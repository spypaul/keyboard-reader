==> flow/design.v <==
`timescale 1ns / 1ps
module KBDecoder(CLK, SDATA, ARST_L, HEX0, HEX1, KEYUP);
input CLK, SDATA, ARST_L;
output  reg KEYUP;
output reg [3:0] HEX0, HEX1;
wire arst_i;
assign arst_i = ~ARST_L;  
reg [21:0] shiftreg_i;  
always@(negedge CLK, posedge arst_i)
begin
    if (arst_i == 1'b1)
        shiftreg_i <= 0;
    else 
        shiftreg_i <= {SDATA, shiftreg_i[21:1]};
end
always@ (posedge CLK)
begin
    if (shiftreg_i[8:1] == 8'b 11110000)
    begin
       HEX0 <= shiftreg_i[15:12];
       HEX1 <= shiftreg_i[19:16];
       KEYUP <= 1'b1;
    end
    else
       KEYUP <= 1'b0;
end
endmodule
Step by step through the tools: KBDecoder
What the tools print for KBDecoder, step after step.
Line numbers count from 1 in the design file above.
Operators: Yosys type, input widths -> output width; for muxes data width and select width s.
Library cell names are shortened.
{ "inputs": {"top_module": "KBDecoder", "clk_port": "CLK", "library": "sky130hd", "corner": "tt_025C_1v80"} }

After elaboration
Source: Yosys, flattened and elaborated, memories not mapped. Widths are those after wreduce; folded enables and synchronous resets count as part of the registers. Registers that Yosys merges into a memory's read port (data or address) are not register bits. Print and check cells do not count. Equal cells are merged and count once.
{ "classes": {"n_addsub": 0, "mul": 0, "div": 0, "n_cmp": 0, "n_eq": 1, "shifts": 0, "n_mux": 1, "bitwise": 0, "n_reduce_logical": 0} }
{ "op_table": {"columns": ["operator", "count"], "rows": [
  ["$eq 8x8->1 const B", 1],
  ["$mux 1", 1]
]} }
{ "bits": {"reg_bits": 31, "latch_bits": 0, "mem_bits_rw": 0, "mem_bits_ro": 0, "clocked_rd_ports_x_width": 0, "memories": 0, "in_bits": 3, "word_cells": 6} }

Logic depth
Depth = most cells in a row (Yosys ltp): at word level without a register or memory, in the mapped netlist without a sequential cell, where the memories' decode and read muxes count.
{ "depth": {"ltp_word": 2, "abc_area": 0, "ltp_mapped": 2} }

Synthesis result
Source: synth_stat.txt of the flow (Yosys; design flattened, memories mapped). It holds for the ABC_AREA given above (unset counts as 0); a run with the other value may have another netlist.
The area totals of this step are shown rounded.
{ "types": {"columns": ["cell_type", "count"], "rows": [
  ["dfrtn_1", 21],
  ["edfxtp_1", 8],
  ["dfxtp_1", 1],
  ["or4_4", 1],
  ["nor2_1", 2],
  ["nand4_1", 1]
]} }
{ "synth_totals": {"cells": 34, "mapped_area_um2": 810, "seq_area_um2": 790, "ff_cells": 30} }

==> results <==
Below are 2 stored runs of the flow (Yosys, OpenROAD; platform sky130hd) on KBDecoder, each with its settings and what was measured, unordered. Constraints: input delay and output delay 20% of the set period each, output load 0.01 pF.
By "fin_power_uw" is meant OpenSTA's value without simulated activity: inputs other than the clock are taken to toggle once in ten clock periods, and the tool carries that through the logic.
Values from the reports are rounded here.

Run A
==> flow/run.sh <==
#!/bin/bash
# the make line also repeats the synthesis and layout settings of config.mk as NAME=value (left out here)
make -C /OpenROAD-flow-scripts/flow DESIGN_CONFIG=/design/flow/config.mk WORK_HOME=/design/flow/orfs CLKGATE_MAP_FILE= finish
==> flow/config.mk <==
export PLATFORM = sky130hd
export DESIGN_NAME = KBDecoder
export DESIGN_NICKNAME = KBDecoder
export VERILOG_FILES = /design/flow/design.v
export SDC_FILE = /design/flow/constraint.sdc
export NUM_CORES = 4
export LEC_CHECK = 0
export CAP_MARGIN = 20
export CORE_MARGIN = 2
export CORE_UTILIZATION = 39
export SLEW_MARGIN = 20
==> flow/constraint.sdc <==
create_clock -name core_clock -period 4.1 [get_ports {CLK}]
set_input_delay 0.8200 -clock core_clock [delete_from_list [all_inputs] [get_ports {CLK}]]
set_output_delay 0.8200 -clock core_clock [all_outputs]
set_load 0.01 [all_outputs]

==> results of run A, as JSON <==
{
  "worst_setup_slack_ns": 0.59,
  "synth_chip_area_um2": 810,
  "fin_hold_ws_ns": 0.29,
  "design_die_area_um2": 2500,
  "final_util_frac": 0.52,
  "fin_power_uw": 490,
  "total_negative_slack_ns": 0.000,
  "cell_area_final_um2": 1000
}

Run B
==> flow/run.sh <==
#!/bin/bash
# the make line also repeats the synthesis and layout settings of config.mk as NAME=value (left out here)
make -C /OpenROAD-flow-scripts/flow DESIGN_CONFIG=/design/flow/config.mk WORK_HOME=/design/flow/orfs CLKGATE_MAP_FILE= finish
==> flow/config.mk <==
export PLATFORM = sky130hd
export DESIGN_NAME = KBDecoder
export DESIGN_NICKNAME = KBDecoder
export VERILOG_FILES = /design/flow/design.v
export SDC_FILE = /design/flow/constraint.sdc
export NUM_CORES = 4
export LEC_CHECK = 0
export CAP_MARGIN = 25
export CELL_PAD_IN_SITES_GLOBAL_PLACEMENT = 0
export CORE_ASPECT_RATIO = 1.61
export CORE_MARGIN = 2
export CORE_UTILIZATION = 17
export CTS_CLUSTER_DIAMETER = 173
export CTS_CLUSTER_SIZE = 77
export MIN_ROUTING_LAYER = met2
export PLACE_DENSITY_LB_ADDON = 0.14
export SETUP_SLACK_MARGIN = -0.67
export SLEW_MARGIN = 25
==> flow/constraint.sdc <==
create_clock -name core_clock -period 7.15 [get_ports {CLK}]
set_input_delay 1.4300 -clock core_clock [delete_from_list [all_inputs] [get_ports {CLK}]]
set_output_delay 1.4300 -clock core_clock [all_outputs]
set_load 0.01 [all_outputs]

==> results of run B, as JSON <==
{
  "worst_setup_slack_ns": 1.7,
  "synth_chip_area_um2": 810,
  "fin_hold_ws_ns": 0.30,
  "design_die_area_um2": 5400,
  "final_util_frac": 0.24,
  "fin_power_uw": 330,
  "total_negative_slack_ns": 0.000,
  "cell_area_final_um2": 1100
}
